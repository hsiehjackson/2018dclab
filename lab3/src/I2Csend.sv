==> flow/design.v <==
module I2Csend(
	input i_clk,
	input i_start,
	input i_rst,
	input [23:0] i_data,
	output o_finished,
	output o_scl,
	inout io_sda
);
	localparam [23:0] RESET = 24'b0011_0100_000_1111_0_0000_0000;
	localparam S_START = 0;
	localparam S_SCLOW = 1;
	localparam S_ACK = 2;
	localparam S_FINAL = 3;
	localparam EIGHT_BITS = 8;
	logic  [1:0]  state_r, state_w;
	logic  [3:0]  bit_cnt_r, bit_cnt_w;
	logic  [1:0]  byte_cnt_r, byte_cnt_w;
	logic         scl_r, scl_w;
	logic         oack_r, oack_w;
	logic  [23:0] i_data_r, i_data_w;
	logic         o_bit_r, o_bit_w;
	logic         o_finished_r, o_finished_w;
	assign o_finished = o_finished_r;
	assign o_scl = scl_r;
	assign io_sda = oack_r ? o_bit_r : 1'bz;
	always_comb begin
		state_w      = state_r;
		bit_cnt_w    = bit_cnt_r;
		byte_cnt_w   = byte_cnt_r;
		scl_w        = scl_r;
		oack_w       = oack_r;
		i_data_w     = i_data_r;
		o_bit_w      = o_bit_r;
		o_finished_w = o_finished_r;
		case (state_r)
			S_START:
			begin
				if (i_start) begin
					state_w = S_SCLOW;
					bit_cnt_w = 0;
					byte_cnt_w = 0;
					i_data_w = i_data;
					o_finished_w = 0;
					o_bit_w = 0;
				end
			end
			S_SCLOW:
			begin
				scl_w = 0;
				if (!scl_r) begin
					state_w = S_ACK;
					o_bit_w = i_data_r[23];
					i_data_w = i_data_r << 1;
				end
			end
			S_ACK:
			begin
				if (scl_r == 0) begin  
					scl_w = 1;
				end 
				else if (scl_r == 1) begin  
					bit_cnt_w = bit_cnt_r + 1;
					scl_w = 0;
					if (bit_cnt_r < EIGHT_BITS-1) begin
						o_bit_w = i_data_r[23];
						i_data_w = i_data_r << 1;
					end 
					else if (bit_cnt_r == EIGHT_BITS-1) begin
						oack_w = 0;
					end 
					else if (bit_cnt_r == EIGHT_BITS && byte_cnt_r != 2) begin
						byte_cnt_w = byte_cnt_r + 1;
						oack_w = 1;
						bit_cnt_w = 0;
						i_data_w = i_data_r << 1;
						o_bit_w = i_data_r[23];
					end 
					else if (bit_cnt_r == EIGHT_BITS && byte_cnt_r == 2) begin
						oack_w = 1;
						o_bit_w = 0;
						state_w = S_FINAL;
					end
				end
			end
			S_FINAL:
			begin
				scl_w = 1;
				if (scl_r) begin
					state_w = S_START;
					o_bit_w = 1;
					o_finished_w = 1;
				end
			end
		endcase
	end
	always_ff @(posedge i_clk or posedge i_rst) begin
		if (i_rst) begin
			state_r      <= S_START;
			bit_cnt_r    <= 0;
			byte_cnt_r   <= 0;
			scl_r        <= 1;
			oack_r       <= 1;
			i_data_r     <= RESET;
			o_bit_r      <= 1;
			o_finished_r <= 0;
		end
		else begin
			state_r      <= state_w;
			bit_cnt_r    <= bit_cnt_w;
			byte_cnt_r   <= byte_cnt_w;
			scl_r        <= scl_w;
			oack_r       <= oack_w;
			i_data_r     <= i_data_w;
			o_bit_r      <= o_bit_w;
			o_finished_r <= o_finished_w;
		end
	end
endmodule
**Reports on I2Csend**

What the tools print for I2Csend, step after step.
Lines are those of the file above, counted from 1.
Cell names lack the library's common part.
The mark -- stands for no value.

- Top module: I2Csend
- Clock: i_clk
- Standard-cell library: sky130hd
- Library corner: tt_025C_1v80

**Word-level counts**

Counts by Yosys on the flattened word-level netlist (proc, flatten, opt, wreduce; memories kept). Register bits leave out memories and registers merged into their read ports (data or address). Print and check cells are left out. Cells with the same type and inputs are merged into one.

- Flip-flop bits (word level): 36
- Bits in latches: 0
- Memory bits (writable): 0
- Bits in read-only memories: 0
- Word width x clocked read ports: 0
- Memory cells: 0
- Bits of input ports: 27
- Output and inout port bits: 3
- Word-level cells: 95

- Add/subtract/negate cells: 2
- $mul: 0
- Div/mod/pow operators: 0
- Order comparisons: 1
- Equal/unequal tests: 20
- Shift operators: 0
- Multiplexer cells: 47
- Bitwise logic cells: 4
- Reductions and logical operators: 13

Operators with widths:

| kind | number |
|---|---|
| 24-bit 2-to-1 mux | 6 |
| 24-bit case mux with 3-bit select | 1 |
| 2-bit 2-to-1 mux | 13 |
| 2-bit inequality test (second input constant) | 10 |
| 4-bit 2-to-1 mux | 5 |
| 6-bit AND reduction | 3 |
| 1-bit 2-to-1 mux | 16 |
| 4-bit inequality test (second input constant) | 2 |
| 8-bit AND reduction | 1 |
| 4-bit case mux with 2-bit select | 1 |
| 2-bit case mux with 4-bit select | 1 |
| 2-bit == test (second input constant) | 3 |
| 3-bit inequality test (second input constant) | 2 |
| 3-bit AND reduction | 2 |
| 1-bit inverter | 4 |
| 2-bit OR reduction | 2 |
| 4-bit by 1-bit adder with 4-bit output (second input constant) | 1 |
| 4-bit by 3-bit less-than comparator with 1-bit output (second input constant) | 1 |
| 4-bit by 3-bit == test with 1-bit output (second input constant) | 1 |
| 4-bit == test (second input constant) | 1 |
| 4-bit AND reduction | 1 |
| 2-bit case mux with 2-bit select | 1 |
| 1-bit case mux with 4-bit select | 1 |
| 3-bit OR reduction | 1 |
| 1-bit case mux with 3-bit select | 1 |
| 1-bit logical AND | 2 |
| 2-bit by 1-bit adder with 2-bit output (second input constant) | 1 |
| 2-bit by 1-bit == test with 1-bit output (second input constant) | 1 |

Not listed: further kinds 2, cells in them 2.

**Logic depth**

Yosys ltp: most cells in a row. Word level: on the elaborated netlist, between registers, memories and ports. Mapped: between sequential cells and ports; inverters and the memories' decode and read muxes count.

- Word-level depth: 8
- ABC_AREA: 0
- Mapped depth: 7
- Gate-level depth less buffers: 6

**Netlist**

Source: synth_stat.txt of the flow (Yosys; design flattened, memories mapped). It holds for the ABC_AREA given above (unset counts as 0); a run with the other value may have another netlist.
The area totals of this step are shown rounded.

- Mapped cells: 157
- Chip area (Yosys): 2026 um^2
- Area of sequential cells: 938.4 um^2
- Flip-flops: 37
- Buffer cells: 7

Cell types:

| type | number | total area (um^2) |
|---|---|---|
| dfrtp_1 | 27 | 675.648 |
| mux2_2 | 26 | 292.781 |
| mux2_4 | 19 | 285.274 |
| dfstp_2 | 10 | 262.752 |
| o21ai_0 | 11 | 55.053 |
| buf_12 | 2 | 40.038 |
| ha_1 | 3 | 37.536 |
| nand2_1 | 9 | 33.782 |
| inv_1 | 7 | 26.275 |
| nand3_1 | 5 | 25.024 |
| a21boi_4 | 1 | 18.768 |
| buf_2 | 3 | 15.014 |
| nand3b_1 | 2 | 15.014 |
| nor3b_1 | 2 | 15.014 |
| nor2b_4 | 1 | 13.763 |
| a211oi_2 | 1 | 12.512 |
| a31oi_1 | 2 | 12.512 |
| nor2b_1 | 2 | 12.512 |

Not listed: further types 22, cells in them 24.

**Worst setup path after synthesis**

Source: OpenSTA report_checks on the synthesized netlist (no wires, ideal clock, input and output delay 20% of the period each), path of least setup slack; recovery checks are left aside. Register names are those of the netlist, which keeps one name where synthesis merged equal registers.

- Kind: register -> register
- Start: register bit_cnt_r[0]
- End: register i_data_r[19]
- Period: 2.94 ns
- Setup time: 0.125 ns
- Launch time at the first pin: 0.000 ns
- Arrival: 1.694 ns
- Data required time: 2.815 ns
- Setup slack: 1.121 ns
- Delay of the path: 1.819 ns
- Driving pins on the path: 8
- Buffers on the path: 1
- Period reached after synthesis: 1.819 ns

"delay of the path" is the arrival time less input delay plus setup time.
"driving pins on the path" counts driving pins, that of a launching flip-flop among them; a cell with two outputs on the path counts twice.
"period reached after synthesis" is the clock period less the worst setup slack; recovery checks do not enter. This is arithmetic on one report: input and output delays are still those of the set period (20% each).
Between the ends stands the longest chain of elaborated cells between them, by number of cells; it is not shown to be the way that was timed. Of several equally long chains one is given.
Each line given opens the expression or statement behind the cell; cells for indexed reads and writes are added by Yosys, which also makes memories of some case tables.

- Path through: dfrtp_1 > inv_1 > ha_1 > nor3b_2 > o21ai_1 > a21boi_4 > buf_12 > mux2_4
- Cells in the longest elaborated chain: 7
- Elaborated cells on any way between the ends: 12
- Those cells by class: compare (1); eq/ne (4); mux (5); reduce/logical (2)

RTL lines, path post-synthesis:

| element | line | source |
|---|---|---|
| start, declared | 17 | `logic [3:0] bit_cnt_r, bit_cnt_w;` |
| start, assigned | 100 | `bit_cnt_r <= 0;` |
| start, assigned | 110 | `bit_cnt_r <= bit_cnt_w;` |
| 4-bit == test | 72 | `else if (bit_cnt_r == EIGHT_BITS && byte_cnt_r != 2) begin` |
| 1-bit logical AND | 72 |  |
| 24-bit 2-to-1 mux | 72 |  |
| 24-bit 2-to-1 mux | 69 | `else if (bit_cnt_r == EIGHT_BITS-1) begin` |
| 24-bit 2-to-1 mux | 65 | `if (bit_cnt_r < EIGHT_BITS-1) begin` |
| 24-bit 2-to-1 mux | 59 | `if (scl_r == 0) begin` |
| 24-bit case mux with 3-bit select | 36 | `case (state_r)` |
| end, assigned | 104 | `i_data_r <= RESET;` |
| end, assigned | 114 | `i_data_r <= i_data_w;` |
| end, declared | 21 | `logic [23:0] i_data_r, i_data_w;` |

**Timing after layout**

Path of least setup slack in the final report of run 1 (OpenROAD, finished layout, wires in). Where an end is a register, its clock arrival counts in the times.

- Kind: input -> register
- Start: input i_start
- End: register i_data_r[3]
- Period: 3.69 ns
- Input delay: 0.74 ns
- Setup time: 0.11 ns
- Launch time at the first pin: 0.74 ns
- Arrival: 2.69 ns
- Data required time: 3.87 ns
- Setup slack: 1.18 ns
- Driving pins on the path: 6
- Buffers on the path: 2

Between the ends stands the longest chain of elaborated cells between them, by number of cells; it is not shown to be the way that was timed. Of several equally long chains one is given.

- Path through: clkdlybuf4s50_1 > nor2b_4 > a211oi_2 > a21boi_4 > buf_12 > mux2_4
- Cells in the longest elaborated chain: 2
- Elaborated cells on any way between the ends: 4
- RTL lines with such cells: 2
- Those cells by class: eq/ne (1); mux (2); reduce/logical (1)

RTL lines, path after layout:

| element | line | source |
|---|---|---|
| start, declared | 3 | `input i_start,` |
| 24-bit 2-to-1 mux | 39 | `if (i_start) begin` |
| 24-bit case mux with 3-bit select | 36 | `case (state_r)` |
| end, assigned | 104 | `i_data_r <= RESET;` |
| end, assigned | 114 | `i_data_r <= i_data_w;` |
| end, declared | 21 | `logic [23:0] i_data_r, i_data_w;` |

Ticket comment

Settings and measured results of 2 stored flow runs for module I2Csend (sky130hd), not sorted in any way. The constraints put input and output delay at 20% of the set period each and load the outputs with 0.01 pF.
"period achieved" means the clock period less the worst setup slack. The figure is calculated, with input and output delays left at 20% of the set period.
By "time used up by the worst setup path" is meant the share of the clock period that the worst setup path is allowed (20% is reserved at inputs, 20% at outputs), minus its slack. Clock arrival times at its registers enter into it.
"total power of the final layout": no workload was simulated; the value follows from the tool's default switching activity.
Results are given in rounded form.

### Run 1

Settings: `period_ns=3.69`, `CORE_UTILIZATION=49`, `PLACE_DENSITY_LB_ADDON=0.24`, `CORE_ASPECT_RATIO=0.67`, `CORE_MARGIN=3`, `CELL_PAD_IN_SITES_DETAIL_PLACEMENT=2`, `TNS_END_PERCENT=40`, `GPL_TIMING_DRIVEN=0`, `CTS_CLUSTER_SIZE=67`, `CTS_CLUSTER_DIAMETER=192`, `SLEW_MARGIN=35`, `MAX_ROUTING_LAYER=met4`, `CAP_MARGIN=20`

- Period achieved: 2.511 ns
- Total negative setup slack: 0.000 ns
- Std-cell area (final layout): 2451 um^2
- Die size: 4957 um^2
- Worst slack on setup checks: 1.179 ns
- Post-route utilization: 0.64
- Chip area in the Yosys report: 2026 um^2
- Final worst hold slack: 0.533 ns
- Total power of the final layout: 0.001984 W
- Time used up by the worst setup path: 1.77 ns
- Worst setup path type: input -> register

### Run 2

Settings: `period_ns=3.33`, `CORE_UTILIZATION=60`, `PLACE_DENSITY_LB_ADDON=0.26`, `CORE_MARGIN=10`, `CELL_PAD_IN_SITES_DETAIL_PLACEMENT=1`, `ABC_AREA=0`, `GPL_ROUTABILITY_DRIVEN=1`, `MAX_ROUTING_LAYER=met5`, `CAP_MARGIN=20`, `SLEW_MARGIN=20`

- Period achieved: 2.564 ns
- Total negative setup slack: 0.000 ns
- Std-cell area (final layout): 2390 um^2
- Die size: 6100 um^2
- Worst slack on setup checks: 0.766 ns
- Post-route utilization: 0.722
- Chip area in the Yosys report: 2026 um^2
- Final worst hold slack: 0.524 ns
- Total power of the final layout: 0.00194 W
- Time used up by the worst setup path: 1.90 ns
- Worst setup path type: input -> register
