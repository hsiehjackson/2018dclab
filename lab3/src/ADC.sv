==> flow/design.v <==
module ADC (
	input        i_BCLK,
	input        i_rst,
	input        i_start,
	input [15:0] sram_dq,
	output       aud_dacdat,
	output		 o_finished
);
	localparam IDLE = 0;
	localparam RUN = 1;
	logic state_r, state_w, finished_w, finished_r;
	logic [3:0] count_r, count_w;
	logic [15:0] data_r, data_w;
	assign o_finished = finished_r;
	assign aud_dacdat = data_r[15];
	always_comb begin
		state_w     = state_r;
		count_w     = count_r;
		finished_w  = finished_r;
		data_w      = data_r;
		case(state_r)
			IDLE:
			begin
				if (i_start) begin
					state_w = RUN;
					count_w = 0;
					data_w = sram_dq;
				end
			end
			RUN:
			begin
				if (count_r < 16) begin
					data_w = data_r << 1;
					count_w = count_r + 1;
				end
				if (count_r == 15) begin
					count_w = 0;
					state_w = IDLE;
					finished_w = 1'b1;        
				end
			end
		endcase
	end
	always_ff @(posedge i_BCLK or posedge i_rst) begin
		if (i_rst) begin
			count_r     <= 0;
			finished_r  <= 0;
			data_r      <= 0;
			state_r     <= IDLE;
		end
		else begin
			count_r     <= count_w;
			finished_r  <= finished_w;
			data_r      <= data_w;
			state_r     <= state_w;
		end
	end
endmodule
* From RTL to reports: ADC
What the tools print for ADC, step after step.
Lines are those of the file above, counted from 1.
Library cell names are shortened.
A cell with - has no value.
- Design top :: ADC
- Clock port :: i_BCLK
- Cell library :: sky130hd
- Timing corner :: tt_025C_1v80

* After elaboration
Counts by Yosys on the flattened word-level netlist (proc, flatten, opt, wreduce; memories kept). Register bits leave out memories and registers merged into their read ports (data or address). Print and check cells are left out. Cells with the same type and inputs are merged into one.
- Flip-flop bits (word level) :: 22
- Bits in latches :: 0
- RAM bits :: 0
- ROM bits :: 0
- Clocked read ports x word width :: 0
- Memories kept :: 0
- Input bits :: 19
- Output and inout bits :: 2
- Elaborated cells :: 27
- $add $sub $neg :: 1
- $mul :: 0
- Divide/modulo/power cells :: 0
- Magnitude comparators :: 1
- Equal/unequal tests :: 5
- Shift-type cells :: 0
- Muxes and demuxes :: 12
- Bitwise operators :: 1
- Reduce/logical cells :: 3
** Operators by type and width (count)
- 16-bit case mux with 2-bit select :: 1
- 16-bit two-way mux :: 2
- 4-bit two-way mux :: 3
- 4-bit case mux with 2-bit select :: 1
- 2-bit AND reduction :: 3
- 4-bit by 5-bit less-than comparator with 1-bit output (second input constant) :: 1
- 2-bit by 1-bit != test with 1-bit output (second input constant) :: 2
- 4-bit by 1-bit adder with 4-bit output (second input constant) :: 1
- 4-bit == test (second input constant) :: 1
- 1-bit two-way mux :: 4
- 3-bit by 1-bit != test with 1-bit output (second input constant) :: 1
- 2-bit != test (second input constant) :: 1
- 1-bit case mux with 2-bit select :: 1
- 1-bit inverter :: 1

* Logic depth
Depth = most cells in a row (Yosys ltp): at word level without a register or memory, in the mapped netlist without a sequential cell, where the memories' decode and read muxes count.
- Word-level depth :: 4
- ABC_AREA :: 0
- Mapped depth :: 4
- Depth with buffers taken out :: 4

* Synthesis result
The flow's flattened synthesis, as Yosys stat reports it; memories are mapped. The netlist is that of the ABC_AREA named above (0 if unset); the other value can give another one.
- Cell count :: 97
- Chip area (Yosys) :: 0.0010247 mm²
- Sequential area :: 0.0005505 mm²
- Flip-flops :: 22
- Buffers :: 6
** Cells by type (count)
- dfrtp_1 :: 22
- mux2i_1 :: 16
- nand2_1 :: 19
- o21ai_0 :: 9
- o21ai_1 :: 8
- a21oi_1 :: 4
- buf_12 :: 1
- buf_4 :: 2
- o211ai_1 :: 2
- ha_1 :: 1
- buf_6 :: 1
- inv_1 :: 3
- a41o_1 :: 1
- a41oi_1 :: 1
- nor2_1 :: 2
- nand2b_1 :: 1
- nand4_1 :: 1
- buf_2 :: 1
Other cell types: 2; their cells: 2.

* Worst setup path after synthesis
OpenSTA on the mapped netlist: ideal clock, no wires. The path of least setup slack (recovery checks aside). Input and output delay are each 20% of the period. Register names are those of the netlist, which keeps one name where synthesis merged equal registers.
- Path type :: register -> register
- Start :: register count_r[0]
- End :: register count_r[3]
- Clock period :: 1670 ps
- Arrival :: 896 ps
- Slack :: 640 ps
- Path delay :: 1031 ps
- Stages on the path :: 5
- Buffers on the path :: 0
- Synthesis period reached :: 1030 ps
"path delay" is the arrival time less input delay plus setup time.
"stages on the path": output pins that drive a net of the path, with the launching flip-flop's if there is one; two outputs of one cell count as two.
"synthesis period reached" is the clock period less the worst setup slack; recovery checks do not enter. This is arithmetic on one report: input and output delays are still those of the set period (20% each).
Between the ends stands the longest chain of elaborated cells between them, by number of cells; it is not shown to be the way that was timed. Of several equally long chains one is given.
A line is the first line of the expression or statement that the cell stems from. Yosys adds cells for indexed reads and writes and turns some case tables into memories.
- Cell sequence :: dfrtp_1 -> ha_1 -> a21oi_1 -> o211ai_1 -> o211ai_1
- Length of the longest elaborated chain :: 4
** RTL lines, path after synthesis
- start: declaration :: line 12 : logic [3:0] count_r, count_w;
- start: assignment :: line 46 : count_r <= 0;
- start: assignment :: line 52 : count_r <= count_w;
- 4-bit by 1-bit adder with 4-bit output :: line 34 : count_w = count_r + 1;
- 4-bit two-way mux :: line 32 : if (count_r < 16) begin
- 4-bit two-way mux :: line 36 : if (count_r == 15) begin
- 4-bit case mux with 2-bit select :: line 21 : case(state_r)
- end: assignment :: line 46
- end: assignment :: line 52
- end: declaration :: line 12

* Path in the finished layout
Path of least setup slack in the final report of flow run B (OpenROAD, finished layout, wires in). Where an end is a register, its clock arrival counts in the times.
The report prints the path's times to 10 ps; the period is as set.
- Path type :: register -> output
- Start :: register finished_r
- End :: output o_finished
- Clock period :: 1250 ps
- External output delay :: 250 ps
- Arrival :: 950 ps
- Slack :: 50 ps
- Stages on the path :: 2
- Buffers on the path :: 1
- Cell sequence :: dfrtp_1 -> clkdlybuf4s15_1
- Length of the longest elaborated chain :: 0
** RTL lines, path post-layout
- start: declaration :: line 11 : logic state_r, state_w, finished_w, finished_r;
- start: assignment :: line 47 : finished_r <= 0;
- start: assignment :: line 53 : finished_r <= finished_w;
- end: declaration :: line 7 : output o_finished

Appendix: measured runs

Design ADC on sky130hd. What follows are 2 stored runs of the flow, each under its own settings; their order means nothing. The constraints put input and output delay at 20% of the set period each and load the outputs with 0.01 pF.
"reached clock period" = clock period - worst setup slack. The figure is calculated, with input and output delays left at 20% of the set period.
"critical path time" is the time allowed to the run's worst setup path (the clock period less input and output delay, where it has them) less its slack. Clock arrival times count: a late capture clock shortens it, a late launch clock lengthens it.
"total design power": no workload was simulated; the value follows from the tool's default switching activity.
"critical path time" is known to 10 ps.

** Flow run A
- Settings :: period_ns=0.807; CORE_UTILIZATION=62; SETUP_SLACK_MARGIN=0.07; PLACE_DENSITY_LB_ADDON=0.09; CORE_ASPECT_RATIO=0.58; TNS_END_PERCENT=70; CTS_CLUSTER_DIAMETER=72; MIN_ROUTING_LAYER=met2; MAX_ROUTING_LAYER=met5; CAP_MARGIN=20; CORE_MARGIN=2; SLEW_MARGIN=20
- Outcome :: stopped before the end: routing reported DPL-0038

** Flow run B
- Settings :: period_ns=1.25; CORE_UTILIZATION=67; CAP_MARGIN=20; CORE_MARGIN=2; SLEW_MARGIN=20
- Post-layout utilization :: 86.4%
- Setup slack of the worst path :: 48 ps
- Standard-cell area after routing :: 0.0012712 mm²
- Reached clock period :: 1202 ps
- Sum of negative setup slack :: 0 ps
- Post-synthesis cell area :: 0.0010247 mm²
- Total design power :: 2.364 mW
- Die footprint :: 0.0018585 mm²
- Critical path time :: 950 ps
- Type of the worst setup path :: register -> output
